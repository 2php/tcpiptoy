==> flow/design.v <==
module ip_pack
  (
   input wire 	     clk,
   input wire 	     rst_n,
   input wire [7:0]  prot_type,  
   input wire [31:0] src_ip_addr,
   input wire [31:0] des_ip_addr,
   input wire 	     mac_head_end,  
   output reg 	     ip_head_end,  
   output reg 	     ip_wram_clk_en,
   output reg [9:0]  ip_wram_addr,
   output reg [7:0]  ip_wram_dat
   );
  parameter IDLE   = 3'd0;
  parameter HEAD   = 3'd1;
  parameter WAIT   = 3'd2;
  parameter CHKSUM = 3'd3;
  parameter DONE   = 3'd4;
  reg [2:0] 	     ip_cs;
  reg [2:0] 	     ip_ns;
  reg [4:0] 	     ip_head_cnt;  
  reg [15:0] 	     id_cnt;
  reg 		     ip_chksum_cnt;
  wire [31:0] 	     checksum;
  always@(posedge clk, negedge rst_n)
    if(!rst_n)
      ip_cs <= IDLE;
    else
      ip_cs <= ip_ns;
  always@(*)
    case(ip_cs)
      IDLE:
	if(mac_head_end)ip_ns = HEAD;
	else ip_ns = IDLE;
      HEAD:
	if(ip_head_cnt == 5'd19)ip_ns = WAIT;
	else ip_ns = HEAD;
      WAIT:
	ip_ns = CHKSUM;
      CHKSUM:
	if(ip_chksum_cnt == 1'b1)ip_ns = DONE;
	else ip_ns = CHKSUM;
      DONE:
	ip_ns = IDLE;
      default:
	ip_ns = IDLE;
    endcase
  always@(posedge clk, negedge rst_n)
    if(!rst_n)
      ip_head_cnt <= 5'd0;
    else if(ip_cs == HEAD)
      ip_head_cnt <= ip_head_cnt + 1'b1;
    else
      ip_head_cnt <= 5'd0;
  always@(posedge clk, negedge rst_n)
    if(!rst_n)
      ip_chksum_cnt <= 1'b0;
    else if(ip_cs == CHKSUM)
      ip_chksum_cnt <= ip_chksum_cnt + 1'b1;
    else
      ip_chksum_cnt <= 1'b0;
  always@(posedge clk, negedge rst_n)
    if(!rst_n)
      ip_wram_clk_en <= 1'b0;
    else if(ip_cs == HEAD || ip_cs == CHKSUM)
      ip_wram_clk_en <= 1'b1;
    else
      ip_wram_clk_en <= 1'b0;
  always@(posedge clk, negedge rst_n)
    if(!rst_n)
      ip_wram_addr <= 10'd0;
    else if(ip_cs == HEAD)
      ip_wram_addr <= ip_head_cnt + 10'd22;
    else if(ip_cs == CHKSUM)
      ip_wram_addr <= ip_chksum_cnt + 10'd32;
  always@(posedge clk, negedge rst_n)
    if(!rst_n)
      ip_wram_dat <= 8'h00;
    else if(ip_cs == HEAD)
      begin
	case(ip_head_cnt)
	  5'd0: ip_wram_dat <= 8'h45;  
	  5'd1: ip_wram_dat <= 8'h00;  
	  5'd2: ip_wram_dat <= 8'h03;  
	  5'd3: ip_wram_dat <= 8'hdd;
	  5'd4: ip_wram_dat <= id_cnt[15:8];
	  5'd5: ip_wram_dat <= id_cnt[7:0];
	  5'd6: ip_wram_dat <= 8'h00;  
	  5'd7: ip_wram_dat <= 8'h00;
	  5'd8: ip_wram_dat <= 8'h40;  
	  5'd9: ip_wram_dat <= prot_type;  
	  5'd10: ip_wram_dat <= 8'h00;  
	  5'd11: ip_wram_dat <= 8'h00;
	  5'd12: ip_wram_dat <= src_ip_addr[31:24];  
	  5'd13: ip_wram_dat <= src_ip_addr[23:16];
	  5'd14: ip_wram_dat <= src_ip_addr[15:8];
	  5'd15: ip_wram_dat <= src_ip_addr[7:0];
	  5'd16: ip_wram_dat <= des_ip_addr[31:24];  
	  5'd17: ip_wram_dat <= des_ip_addr[23:16];
	  5'd18: ip_wram_dat <= des_ip_addr[15:8];
	  5'd19: ip_wram_dat <= des_ip_addr[7:0];
	endcase
      end
    else if(ip_cs == CHKSUM)
      begin
	if(ip_chksum_cnt == 1'b0)ip_wram_dat <= ~checksum[15:8];
	else ip_wram_dat <= ~checksum[7:0];
      end
  always@(posedge clk, negedge rst_n)
    if(!rst_n)
      ip_head_end <= 1'b0;
    else if(ip_cs == CHKSUM && ip_chksum_cnt == 1'b1)
      ip_head_end <= 1'b1;
    else
      ip_head_end <= 1'b0;
  always@(posedge clk, negedge rst_n)
    if(!rst_n)
      id_cnt <= 16'd0;
    else if(ip_cs == DONE)
      id_cnt <= id_cnt + 1'b1;
  reg [7:0]ip_wram_dat_dly;
  always@(posedge clk, negedge rst_n)
    if(!rst_n)
      ip_wram_dat_dly <= 8'h00;
    else
      ip_wram_dat_dly <= ip_wram_dat;
  reg 	   st_head_dly;
  always@(posedge clk, negedge rst_n)
    if(!rst_n)
      st_head_dly <= 1'b0;
    else if(ip_cs == HEAD)
      st_head_dly <= 1'b1;
    else
      st_head_dly <= 1'b0;
  reg [31:0] sum_ext;
  always@(posedge clk, negedge rst_n)
    if(!rst_n)
      sum_ext <= 32'b0;
    else if(st_head_dly && 
	    !ip_head_cnt[0] && ip_head_cnt != 5'd0)
      begin
	sum_ext <= checksum + {ip_wram_dat_dly,ip_wram_dat};
      end
    else if(ip_cs == DONE)
      sum_ext <= 32'b0;
  assign checksum = sum_ext[31:16] + sum_ext[15:0];
endmodule  
==> Reports on ip_pack <==
What the tools print for ip_pack, step after step.
Lines are those of the file above, counted from 1.
Operators: Yosys type, input widths -> output width; for muxes data width and select width s.
Library cell names are shortened.
{ "setup": {"top": "ip_pack", "clock": "clk", "lib": "sky130hd", "corner": "tt_025C_1v80"} }

==> Word level <==
Counts by Yosys on the flattened word-level netlist (proc, flatten, opt, wreduce; memories kept). Register bits leave out memories and registers merged into their read ports (data or address). Print and check cells are left out. Cells with the same type and inputs are merged into one.
{ "op_classes": {"addsub": 7, "n_div": 0, "bitwise": 2, "multipliers": 0, "compare": 0, "n_mux": 17, "eq_ne": 24, "shift": 0, "reduce_logical": 12} }
{ "op_table": {"columns": ["cell", "n"], "rows": [
  ["$pmux 8 s16", 1],
  ["$mux 32", 2],
  ["$eq 5x4->1 const B", 8],
  ["$add 32x16->32", 1],
  ["$mux 8", 3],
  ["$eq 5x3->1 const B", 4],
  ["$eq 5x5->1 const B", 4],
  ["$mux 10", 2],
  ["$add 16x16->17", 1],
  ["$ne 17x17->1 const B", 1],
  ["$add 16x1->16 const B", 1],
  ["$not 8->8", 2],
  ["$pmux 3 s4", 1],
  ["$eq 5x2->1 const B", 2],
  ["$add 1x6->7 const B", 1],
  ["$eq 3x2->1 const B", 2],
  ["$add 5x5->6 const B", 1],
  ["$add 5x1->5 const B", 1],
  ["$eq 5x1->1 const B", 1],
  ["$logic_not 5->1", 1],
  ["$reduce_bool 5->1", 1],
  ["$reduce_or 5->1", 1],
  ["$mux 5", 1],
  ["$mux 1", 5],
  ["$reduce_bool 2->1", 2],
  ["$logic_and 1x1->1", 3],
  ["$eq 3x1->1 const B", 1],
  ["$eq 3x3->1 const B", 1]
]} }
Not listed: further kinds 7, cells in them 7.
{ "word_totals": {"romBits": 0, "word_cells": 73, "inputBits": 75, "latch_bits": 0, "memories": 0, "clocked_rd_ports_x_width": 0, "ff_bits": 86, "ram_bits": 0, "out_inout_bits": 20} }

==> Longest topological paths <==
Depth = most cells in a row (Yosys ltp): at word level without a register or memory, in the mapped netlist without a sequential cell, where the memories' decode and read muxes count.
{ "logic_depth": {"ltp_word": 5, "ABC_AREA": 0, "ltp_mapped": 12, "ltp_nobuf": 12} }

==> Netlist <==
The flow's flattened synthesis, as Yosys stat reports it; memories are mapped. The netlist is that of the ABC_AREA named above (0 if unset); the other value can give another one.
{ "by_type": {"columns": ["cell_type", "n", "area_total_um2"], "rows": [
  ["dfrtp_1", 68, 1.7E+03],
  ["ha_1", 27, 337.824],
  ["xnor2_1", 22, 192.685],
  ["nand2_1", 49, 183.926],
  ["xor2_1", 20, 175.168],
  ["nand3_1", 32, 160.154],
  ["o21ai_0", 28, 140.134],
  ["nor2_1", 35, 131.376],
  ["a21oi_1", 26, 130.125],
  ["mux2i_1", 11, 110.106],
  ["a221oi_1", 12, 105.101],
  ["inv_1", 21, 78.826],
  ["nand4_1", 11, 68.816],
  ["clkbuf_1", 17, 63.811],
  ["a222oi_1", 6, 60.058],
  ["a22o_1", 6, 52.55],
  ["and3_1", 8, 50.048],
  ["mux2_2", 4, 45.043]
]} }
Other cell types: 54; their cells: 118.
{ "synth_totals": {"area_um2": 4738.3, "n_buf": 27, "stdcells": 521, "seqArea_um2": 1727.9, "flip_flops": 69} }

==> Path before layout <==
Path of least setup slack by OpenSTA after synthesis, without wires, with an ideal clock, recovery checks aside; 20% of the period is set as input and as output delay. Where synthesis merged equal registers, the netlist keeps one of their names.
{ "synth_timing": {"path_kind": "register -> register", "startpoint": "reg sum_ext[1]", "endpoint": "reg sum_ext[16]", "setup_slack_ps": 1361, "path_delay_ps": 3009, "n_path_buf": 0, "setup_ps": 80, "stages": 13, "t_required_ps": 4290, "launch_ps": 0, "arrival_time_ps": 2929, "period_ps": 4370, "synth_period_reached_ps": 3009} }
"path_delay_ps" = arrival - input delay + setup time.
"stages": output pins that drive a net of the path, with the launching flip-flop's if there is one; two outputs of one cell count as two.
"synth_period_reached_ps" = period - worst setup slack (recovery checks aside). The figure is calculated, with input and output delays left at 20% of the set period.
Between the ends stands the longest chain of elaborated cells between them, by number of cells; it is not shown to be the way that was timed. Of several equally long chains one is given.
A line is the first line of the expression or statement that the cell stems from. Yosys adds cells for indexed reads and writes and turns some case tables into memories.
At most two assigning lines are given for a register; there are more.
{ "synth_via": {"path_cell_list": "dfrtp_1 -> ha_1 -> a21oi_1 -> nor2_1 -> and3_2 -> xor2_1 -> ha_1 -> a21oi_1 -> nand2_1 -> o21ai_0 -> a211oi_1 -> or4_1 -> o211ai_2", "elab_chain_len": 3, "cells_between": 3, "cone_lines": 3, "classes_between": "2 x add/sub; 1 x mux"} }
{ "synth_rtl": {"columns": ["item", "line", "text"], "rows": [
  ["from (decl)", 135, "reg [31:0] sum_ext;"],
  ["from (assign)", 138, "sum_ext <= 32'b0;"],
  ["from (assign)", 142, "sum_ext <= checksum + {ip_wram_dat_dly,ip_wram_dat};"],
  ["$add 16x16->17", 146, "assign checksum = sum_ext[31:16] + sum_ext[15:0];"],
  ["$add 32x16->32", 142, null],
  ["$mux 32", 139, "else if(st_head_dly &&"],
  ["to (assign)", 138, null],
  ["to (assign)", 142, null],
  ["to (decl)", 135, null]
]} }

==> Worst path after layout <==
Path of least setup slack in the final report of flow run A (OpenROAD, finished layout, wires in). Where an end is a register, its clock arrival counts in the times.
The report prints the path's times to 10 ps; the period is as set.
{ "layout_timing": {"path_kind": "register -> register", "startpoint": "reg sum_ext[16]", "endpoint": "reg sum_ext[16]", "t_required_ps": 3780, "setup_slack_ps": 180, "period_ps": 3510, "stages": 13, "launch_ps": 340, "n_path_buf": 0, "setup_ps": 70, "arrival_time_ps": 3600} }
Between the ends stands the longest chain of elaborated cells between them, by number of cells; it is not shown to be the way that was timed. Of several equally long chains one is given.
At most two assigning lines are given for a register; there are more.
{ "layout_via": {"path_cell_list": "dfrtp_1 -> ha_1 -> fa_1 -> and4_1 -> nand3_1 -> nor2_1 -> xor2_1 -> ha_1 -> a21oi_2 -> nand2_1 -> a211o_2 -> or4_1 -> o211ai_2", "elab_chain_len": 3, "cells_between": 3, "cone_lines": 3, "classes_between": "2 x add/sub; 1 x mux"} }
{ "layout_rtl": {"columns": ["item", "line", "text"], "rows": [
  ["from (decl)", 135, "reg [31:0] sum_ext;"],
  ["from (assign)", 138, "sum_ext <= 32'b0;"],
  ["from (assign)", 142, "sum_ext <= checksum + {ip_wram_dat_dly,ip_wram_dat};"],
  ["$add 16x16->17", 146, "assign checksum = sum_ext[31:16] + sum_ext[15:0];"],
  ["$add 32x16->32", 142, null],
  ["$mux 32", 139, "else if(st_head_dly &&"],
  ["to (assign)", 138, null],
  ["to (assign)", 142, null],
  ["to (decl)", 135, null]
]} }

Hand-over note for ip_pack

ip_pack through Yosys and OpenROAD on sky130hd: 2 stored runs, unordered, with their settings and measured results. The constraints put input and output delay at 20% of the set period each and load the outputs with 0.01 pF.
"achieved_period_ps": clock period set for the run, less the worst setup slack. It is reckoned from that one timing run; input and output delays stay at 20% of the period that was set.
"critical_path_time_ps" means the part of the period allowed to the worst setup path (the constraints hold back 20% at inputs and 20% at outputs) less its slack; where the path has registers, the arrival times of their clocks count too.
By "design_power_uw" is meant OpenSTA's value without simulated activity: inputs other than the clock are taken to toggle once in ten clock periods, and the tool carries that through the logic.
"critical_path_time_ps" is given in steps of 10 ps.
[
  {
    "run": "flow run A",
    "settings": { "period_ns": 3.51, "CAP_MARGIN": 20, "CORE_MARGIN": 2, "CORE_UTILIZATION": 40, "SLEW_MARGIN": 20 },
    "results": { "achieved_period_ps": 3334, "ys_area_um2": 4738.3, "final_die_area_um2": 12732.9, "critical_path_time_ps": 3330, "timing.worst_path_kind": "register -> register", "ws_setup_ps": 176, "layout_utilization_frac": 0.531, "post_route_stdcell_area_um2": 6087.1, "final_setup_tns_ps": 0, "design_power_uw": 4463 }
  },
  {
    "run": "flow run B",
    "settings": { "period_ns": 2.77, "CORE_UTILIZATION": 24, "SETUP_SLACK_MARGIN": 0.03, "PLACE_DENSITY_LB_ADDON": 0.28, "CELL_PAD_IN_SITES_GLOBAL_PLACEMENT": 2, "ABC_AREA": 1, "GPL_TIMING_DRIVEN": 1, "CTS_CLUSTER_DIAMETER": 210, "MAX_ROUTING_LAYER": "met5", "CAP_MARGIN": 20, "CORE_MARGIN": 2, "SLEW_MARGIN": 20 },
    "results": { "achieved_period_ps": 2645, "ys_area_um2": 5288.8, "final_die_area_um2": 23239.5, "critical_path_time_ps": 2640, "timing.worst_path_kind": "register -> register", "ws_setup_ps": 125, "layout_utilization_frac": 0.346, "post_route_stdcell_area_um2": 7518.5, "final_setup_tns_ps": 0, "design_power_uw": 7198 }
  }
]

End of note.
