==> flow/design.v <==
module mac_unpack
  (
   input wire 	     rst_n,  
   input wire 	     rx_clk,  
   input wire 	     rx_dv,  
   input wire 	     rx_er,  
   input wire [7:0]  rxd,  
   output reg 	     ip_pkt_start,
   output reg 	     ip_pkt_en,
   output reg [7:0]  ip_pkt_dat,
   output reg 	     ip_pkt_end,
   output reg [47:0] des_mac_addr,
   output reg [47:0] src_mac_addr,
   output reg [15:0] prot_type
   );
  reg [3:0]          unpack_cs;
  reg [3:0]          unpack_ns;
  parameter IDLE      = 4'd0;
  parameter DES_PHY_A = 4'd1;
  parameter SRC_PHY_A = 4'd2;
  parameter PROT_TYPE = 4'd3;
  parameter IP_LEN    = 4'd4;
  parameter IP_DAT    = 4'd5;
  parameter IP_DONE   = 4'd6;
  wire               st_idle;
  wire               st_des_phy_a;
  wire               st_src_phy_a;
  wire               st_prot_type;
  wire               st_ip_len;
  wire               st_ip_dat;
  wire               st_ip_done;
  reg                rx_dv_buf;
  reg [7:0]          rxd_buf;
  reg [3:0]          head_55_cnt;
  reg [10:0]         byte_cnt;  
  reg [10:0]         ip_pkt_len;
  always@(posedge rx_clk, negedge rst_n)
    if(!rst_n)
      begin
        rxd_buf <= 8'b0;
      end
    else if(rx_dv)
      begin
        rxd_buf <= rxd;
      end
  always@(posedge rx_clk, negedge rst_n)
    if(!rst_n)
      unpack_cs <= IDLE;
    else
      unpack_cs <= unpack_ns;
  always@(*)
    case(unpack_cs)
      IDLE:
        if(head_55_cnt == 4'd7 && rxd_buf == 8'hd5)
          unpack_ns = DES_PHY_A;
        else
          unpack_ns = IDLE;
      DES_PHY_A:
        if(byte_cnt == 11'd5)unpack_ns = SRC_PHY_A;
        else unpack_ns = DES_PHY_A;
      SRC_PHY_A:
        if(byte_cnt == 11'd5)unpack_ns = PROT_TYPE;
        else unpack_ns = SRC_PHY_A;
      PROT_TYPE:
        if(byte_cnt == 11'd1)unpack_ns = IP_LEN;
        else unpack_ns = PROT_TYPE;
      IP_LEN:
        if(byte_cnt == 11'd3)unpack_ns = IP_DAT;
        else unpack_ns = IP_LEN;
      IP_DAT:
	if(prot_type == 16'h0806)unpack_ns = IP_DONE;
	else if(byte_cnt == ip_pkt_len - 1)unpack_ns = IP_DONE;
        else unpack_ns = IP_DAT;
      IP_DONE:
        unpack_ns = IDLE;
      default:
        unpack_ns = IDLE;
    endcase
  assign st_idle      = (unpack_cs == IDLE     );
  assign st_des_phy_a = (unpack_cs == DES_PHY_A);
  assign st_src_phy_a = (unpack_cs == SRC_PHY_A);
  assign st_prot_type = (unpack_cs == PROT_TYPE);
  assign st_ip_len    = (unpack_cs == IP_LEN   );
  assign st_ip_dat    = (unpack_cs == IP_DAT   );
  assign st_ip_done   = (unpack_cs == IP_DONE  );
  always@(posedge rx_clk, negedge rst_n)
    if(!rst_n)
      head_55_cnt <= 4'd0;
    else if(st_idle && rxd_buf == 8'h55)
      head_55_cnt <= head_55_cnt + 1'b1;
    else
      head_55_cnt <= 4'd0;
  always@(posedge rx_clk, negedge rst_n)
    if(!rst_n)
      byte_cnt <= 11'd0;
    else if(st_idle || 
            (st_des_phy_a && byte_cnt == 11'd5) ||
            (st_src_phy_a && byte_cnt == 11'd5) ||
            (st_prot_type && byte_cnt == 11'd1) ||
	    st_ip_done)
      byte_cnt <= 11'd0;
    else
      byte_cnt <= byte_cnt + 1'b1;
  always@(posedge rx_clk, negedge rst_n)
    if(!rst_n)
      ip_pkt_len <= 11'd0;
    else if(st_ip_len && byte_cnt == 11'd2)
      ip_pkt_len[10:8] <= rxd_buf;
    else if(st_ip_len && byte_cnt == 11'd3)
      ip_pkt_len[7:0] <= rxd_buf;
  always@(posedge rx_clk, negedge rst_n)
    if(!rst_n)
      des_mac_addr <= 48'b0;
    else if(st_des_phy_a)
      begin
	if(byte_cnt == 11'd0)     des_mac_addr[47:40] <= rxd_buf;
	else if(byte_cnt == 11'd1)des_mac_addr[39:32] <= rxd_buf;
	else if(byte_cnt == 11'd2)des_mac_addr[31:24] <= rxd_buf;
	else if(byte_cnt == 11'd3)des_mac_addr[23:16] <= rxd_buf;
	else if(byte_cnt == 11'd4)des_mac_addr[15:8]  <= rxd_buf;
	else if(byte_cnt == 11'd5)des_mac_addr[7:0]   <= rxd_buf;
      end
  always@(posedge rx_clk, negedge rst_n)
    if(!rst_n)
      src_mac_addr <= 48'b0;
    else if(st_src_phy_a)
      begin
	if(byte_cnt == 11'd0)     src_mac_addr[47:40] <= rxd_buf;
	else if(byte_cnt == 11'd1)src_mac_addr[39:32] <= rxd_buf;
	else if(byte_cnt == 11'd2)src_mac_addr[31:24] <= rxd_buf;
	else if(byte_cnt == 11'd3)src_mac_addr[23:16] <= rxd_buf;
	else if(byte_cnt == 11'd4)src_mac_addr[15:8]  <= rxd_buf;
	else if(byte_cnt == 11'd5)src_mac_addr[7:0]   <= rxd_buf;
      end
  always@(posedge rx_clk, negedge rst_n)
    if(!rst_n)
      prot_type <= 16'b0;
    else if(st_prot_type)
      begin
	if(byte_cnt == 11'd0)     prot_type[15:8] <= rxd_buf;
	else if(byte_cnt == 11'd1)prot_type[7:0]  <= rxd_buf;
      end
  always@(posedge rx_clk, negedge rst_n)
    if(!rst_n)
      ip_pkt_start <= 1'b0;
    else if(st_prot_type && byte_cnt == 11'd1)
      ip_pkt_start <= 1'b1;
    else
      ip_pkt_start <= 1'b0;
  always@(posedge rx_clk, negedge rst_n)
    if(!rst_n)
      ip_pkt_en <= 1'b0;
    else if(st_ip_len || st_ip_dat)
      ip_pkt_en <= 1'b1;
    else
      ip_pkt_en <= 1'b0;
  always@(posedge rx_clk, negedge rst_n)
    if(!rst_n)
      ip_pkt_dat <= 8'b0;
    else if(st_ip_len || st_ip_dat)
      ip_pkt_dat <= rxd_buf;
    else
      ip_pkt_dat <= 8'b0;
  always@(posedge rx_clk, negedge rst_n)
    if(!rst_n)
      ip_pkt_end <= 1'b0;
    else
      ip_pkt_end <= st_ip_done;
endmodule  
## Tool chain data of mac_unpack

What the tools print for mac_unpack, step after step.
Line numbers count from 1 in the design file above.
Cell names lack the library's common part.
A cell with - has no value.

| set-up | value |
|---|---|
| top module | mac_unpack |
| clock port | rx_clk |
| cell library | sky130hd |
| corner | tt_025C_1v80 |

## Word-level counts

Yosys after proc, flatten, opt, wreduce and memory -nomap, before mapping. Enables and synchronous resets that opt folds into registers are not counted as muxes. Memory bits, and registers merged into a memory's read port (data or address), are not among the register bits. Print and check cells are not counted. Equal cells are merged and count once.

| bit counts | value |
|---|---|
| elaborated cells | 91 |
| register bits after elaboration | 160 |
| input bits | 12 |
| output and inout bits | 123 |

| cells by class | value |
|---|---|
| equal/unequal tests | 16 |
| reduce/logical cells | 29 |
| muxes and demuxes | 13 |
| add/subtract/negate cells | 3 |
| bitwise logic cells | 6 |

Operator list:

| operator | count |
|---|---|
| 11-bit by 32-bit equality test with 1-bit output | 1 |
| 11-bit by 2-bit equality test with 1-bit output (second input constant) | 2 |
| 11-bit by 3-bit equality test with 1-bit output (second input constant) | 2 |
| 3-bit parallel mux with 6-bit select | 1 |
| 16-bit by 12-bit equality test with 1-bit output (second input constant) | 1 |
| 7-bit AND reduction | 2 |
| 11-bit by 1-bit subtractor with 12-bit output (second input constant) | 1 |
| 6-bit AND reduction | 2 |
| 11-bit by 1-bit adder with 11-bit output (second input constant) | 1 |
| 11-bit by 1-bit equality test with 1-bit output (second input constant) | 1 |
| 11-bit zero test | 1 |
| 11-bit two-way mux | 1 |
| 5-bit AND reduction | 2 |
| 3-bit equality test (second input constant) | 3 |
| 3-bit AND reduction | 3 |
| 2-bit AND reduction | 4 |
| 4-bit AND reduction | 2 |
| 8-bit by 7-bit equality test with 1-bit output (second input constant) | 1 |
| 8-bit equality test (second input constant) | 1 |
| 8-bit two-way mux | 1 |
| 1-bit logical AND | 7 |
| 1-bit NOT | 6 |
| 3-bit by 2-bit equality test with 1-bit output (second input constant) | 2 |
| 2-bit two-way mux | 3 |
| 1-bit logical OR | 5 |
| 1-bit two-way mux | 5 |
| 4-bit by 1-bit adder with 4-bit output (second input constant) | 1 |
| 4-bit by 3-bit equality test with 1-bit output (second input constant) | 1 |

Not listed: further kinds 4, cells in them 4.

## Depth

Depth = most cells in a row (Yosys ltp): at word level without a register or memory, in the mapped netlist without a sequential cell, where the memories' decode and read muxes count.

| logic depth | value |
|---|---|
| depth in word-level cells | 7 |
| ABC_AREA | 0 |
| depth in mapped cells | 9 |
| gate-level depth less buffers | 7 |

## Mapped cells and area

Source: synth_stat.txt of the flow (Yosys; design flattened, memories mapped). It holds for the ABC_AREA given above (unset counts as 0); a run with the other value may have another netlist.

| mapped netlist | value |
|---|---|
| buffers | 25 |
| flip-flops | 164 |
| sequential area | 4105.2 µm² |
| cells in the netlist | 495 |
| mapped area | 6899.1 µm² |

Cell types:

| cell | count | total area (µm²) |
|---|---|---|
| dfrtp_1 | 163 | 4.08E+03 |
| mux2_2 | 129 | 1.45E+03 |
| xnor2_1 | 13 | 113.859 |
| xor2_1 | 12 | 105.101 |
| nor2_2 | 16 | 100.096 |
| nor4_4 | 4 | 85.082 |
| clkbuf_1 | 20 | 75.072 |
| ha_1 | 6 | 75.072 |
| nor2b_1 | 10 | 62.56 |
| nand2_1 | 15 | 56.304 |
| inv_1 | 13 | 48.797 |
| nor2_1 | 12 | 45.043 |
| nand4_1 | 7 | 43.792 |
| and3_1 | 6 | 37.536 |
| nand3_1 | 7 | 35.034 |
| nor4_1 | 5 | 31.28 |
| a21oi_1 | 6 | 30.029 |
| o21ai_0 | 6 | 30.029 |

Not listed: further types 29, cells in them 45.

## Timing after synthesis

OpenSTA on the mapped netlist: ideal clock, no wires. The path of least setup slack (recovery checks aside). Input and output delay are each 20% of the period. Register names are those of the netlist, which keeps one name where synthesis merged equal registers.

| path post-synthesis | value |
|---|---|
| kind | reg2reg |
| start point | register byte_cnt[8] |
| end point | register des_mac_addr[32] |
| time at the first pin | 0.000 ns |
| path slack | -0.158 ns |
| library setup time | 0.125 ns |
| buffers on the path | 2 |
| delay of the path | 2.098 ns |
| period | 1.94 ns |
| data required time | 1.815 ns |
| driving pins on the path | 8 |
| arrival time | 1.973 ns |
| period reached after synthesis | 2.098 ns |

"delay of the path" = arrival - input delay + setup time.
"driving pins on the path" counts driving pins, that of a launching flip-flop among them; a cell with two outputs on the path counts twice.
"period reached after synthesis" = period - worst setup slack (recovery checks aside). The figure is calculated, with input and output delays left at 20% of the set period.
The rows between start and end are the longest chain of elaborated cells between them; the timing report does not say that the signal goes this way. Where chains are equally long, one stands for them.
Each line given opens the expression or statement behind the cell; cells for indexed reads and writes are added by Yosys, which also makes memories of some case tables.
At most two assigning lines are given for a register; there are more.

| between the ends, post-synthesis | value |
|---|---|
| cells stage by stage | dfrtp_1 -> buf_2 -> nor4_4 -> and3_1 -> buf_2 -> nand2_1 -> nor2_2 -> mux2_2 |
| length of the longest elaborated chain | 3 |
| elaborated cells between the ends (all ways) | 4 |
| classes of those cells | 1 x eq/ne; 1 x logic; 2 x reduce/logical |

RTL lines, path post-synthesis:

| what | line | text |
|---|---|---|
| from (decl) | 35 | `reg [10:0]         byte_cnt;` |
| from (assign) | 95 | `byte_cnt <= 11'd0;` |
| from (assign) | 103 | `byte_cnt <= byte_cnt + 1'b1;` |
| 11-bit zero test | 116 | `if(byte_cnt == 11'd0) des_mac_addr[47:40] <= rxd_buf;` |
| 1-bit NOT | - |  |
| 3-bit AND reduction | - |  |
| to (assign) | 113 | `des_mac_addr <= 48'b0;` |
| to (assign) | 117 | `else if(byte_cnt == 11'd1)des_mac_addr[39:32] <= rxd_buf;` |
| to (decl) | 12 | `output reg [47:0] des_mac_addr,` |

## Path in the finished layout

From the final timing report of stored run 1: the path of least setup slack in the routed layout; clock arrival at registers is part of the times.

| path post-layout | value |
|---|---|
| kind | reg2reg |
| start point | register ip_pkt_len[0] |
| end point | register unpack_cs |
| period | 2.61 ns |
| path slack | 0.28 ns |
| time at the first pin | 0.42 ns |
| data required time | 2.97 ns |
| buffers on the path | 0 |
| library setup time | 0.06 ns |
| driving pins on the path | 8 |
| arrival time | 2.69 ns |

Where an end lacks its bit number, it is one bit of the signal, or one of the new flip-flops if synthesis recoded a state register.
The rows between start and end are the longest chain of elaborated cells between them; the timing report does not say that the signal goes this way. Where chains are equally long, one stands for them.

| between the ends, post-layout | value |
|---|---|
| cells stage by stage | dfrtp_1 -> inv_1 -> ha_1 -> or3b_2 -> nor4_1 -> xnor2_1 -> nor4_1 -> a2bb2o_1 |
| length of the longest elaborated chain | 5 |
| elaborated cells between the ends (all ways) | 5 |
| source lines of those cells | 3 |
| classes of those cells | 1 x add/sub; 1 x eq/ne; 3 x mux |

RTL lines, path post-layout:

| what | line | text |
|---|---|---|
| from (decl) | 36 | `reg [10:0]         ip_pkt_len;` |
| from (assign) | 106 | `ip_pkt_len <= 11'd0;` |
| from (assign) | 110 | `ip_pkt_len[7:0] <= rxd_buf;` |
| 11-bit by 1-bit subtractor with 12-bit output | 72 | `else if(byte_cnt == ip_pkt_len - 1)unpack_ns = IP_DONE;` |
| 11-bit by 32-bit equality test with 1-bit output | 72 |  |
| 2-bit two-way mux | 72 |  |
| 2-bit two-way mux | 71 | `if(prot_type == 16'h0806)unpack_ns = IP_DONE;` |
| 3-bit parallel mux with 6-bit select | 52 | `case(unpack_cs)` |
| to (assign) | 48 | `unpack_cs <= IDLE;` |
| to (assign) | 50 | `unpack_cs <= unpack_ns;` |

## Implementation results

Measured data: module mac_unpack, platform sky130hd, 2 stored runs of the flow under differing settings, order arbitrary. Input and output delays are each 20% of the period that was set; the output load is 0.01 pF.
"period reached" means the clock period less the worst setup slack. The figure is calculated, with input and output delays left at 20% of the set period.
"worst path time" means the part of the period allowed to the worst setup path (the constraints hold back 20% at inputs and 20% at outputs) less its slack; where the path has registers, the arrival times of their clocks count too.
"power consumption": no workload was simulated; the value follows from the tool's default switching activity.

## Stored run 1

==> flow/run.sh <==
#!/bin/bash
# the make line also repeats the synthesis and layout settings of config.mk as NAME=value (left out here)
make -C /OpenROAD-flow-scripts/flow DESIGN_CONFIG=/design/flow/config.mk WORK_HOME=/design/flow/orfs CLKGATE_MAP_FILE= finish
==> flow/config.mk <==
export PLATFORM = sky130hd
export DESIGN_NAME = mac_unpack
export DESIGN_NICKNAME = mac_unpack
export VERILOG_FILES = /design/flow/design.v
export SDC_FILE = /design/flow/constraint.sdc
export NUM_CORES = 4
export LEC_CHECK = 0
export CAP_MARGIN = 20
export CORE_MARGIN = 2
export CORE_UTILIZATION = 40
export SETUP_SLACK_MARGIN = -0.15
export SLEW_MARGIN = 20
==> flow/constraint.sdc <==
create_clock -name core_clock -period 2.61 [get_ports {rx_clk}]
set_input_delay 0.5220 -clock core_clock [delete_from_list [all_inputs] [get_ports {rx_clk}]]
set_output_delay 0.5220 -clock core_clock [all_outputs]
set_load 0.01 [all_outputs]

| result of stored run 1 | value |
|---|---|
| setup total negative slack | 0.000 ns |
| standard-cell area after layout | 9202.6 µm² |
| power consumption | 5551 uW |
| cell area after synthesis | 6899.1 µm² |
| worst setup slack after layout | 0.280 ns |
| worst path time | 2.33 ns |
| type of the worst setup path | reg2reg |
| period reached | 2.330 ns |
| die area | 18314.2 µm² |
| utilization | 54.0% |

## Stored run 2

==> flow/run.sh <==
#!/bin/bash
# the make line also repeats the synthesis and layout settings of config.mk as NAME=value (left out here)
make -C /OpenROAD-flow-scripts/flow DESIGN_CONFIG=/design/flow/config.mk WORK_HOME=/design/flow/orfs CLKGATE_MAP_FILE= finish
==> flow/config.mk <==
export PLATFORM = sky130hd
export DESIGN_NAME = mac_unpack
export DESIGN_NICKNAME = mac_unpack
export VERILOG_FILES = /design/flow/design.v
export SDC_FILE = /design/flow/constraint.sdc
export NUM_CORES = 4
export LEC_CHECK = 0
export CAP_MARGIN = 20
export CELL_PAD_IN_SITES_DETAIL_PLACEMENT = 2
export CELL_PAD_IN_SITES_GLOBAL_PLACEMENT = 2
export CORE_ASPECT_RATIO = 0.51
export CORE_MARGIN = 2
export CORE_UTILIZATION = 45
export MAX_ROUTING_LAYER = met4
export PLACE_DENSITY_LB_ADDON = 0.11
export SETUP_SLACK_MARGIN = 0.24
export SLEW_MARGIN = 20
export TNS_END_PERCENT = 85
==> flow/constraint.sdc <==
create_clock -name core_clock -period 2.3 [get_ports {rx_clk}]
set_input_delay 0.4600 -clock core_clock [delete_from_list [all_inputs] [get_ports {rx_clk}]]
set_output_delay 0.4600 -clock core_clock [all_outputs]
set_load 0.01 [all_outputs]

Stored run 2: did not finish, clock tree synthesis stopped with DPL-0033
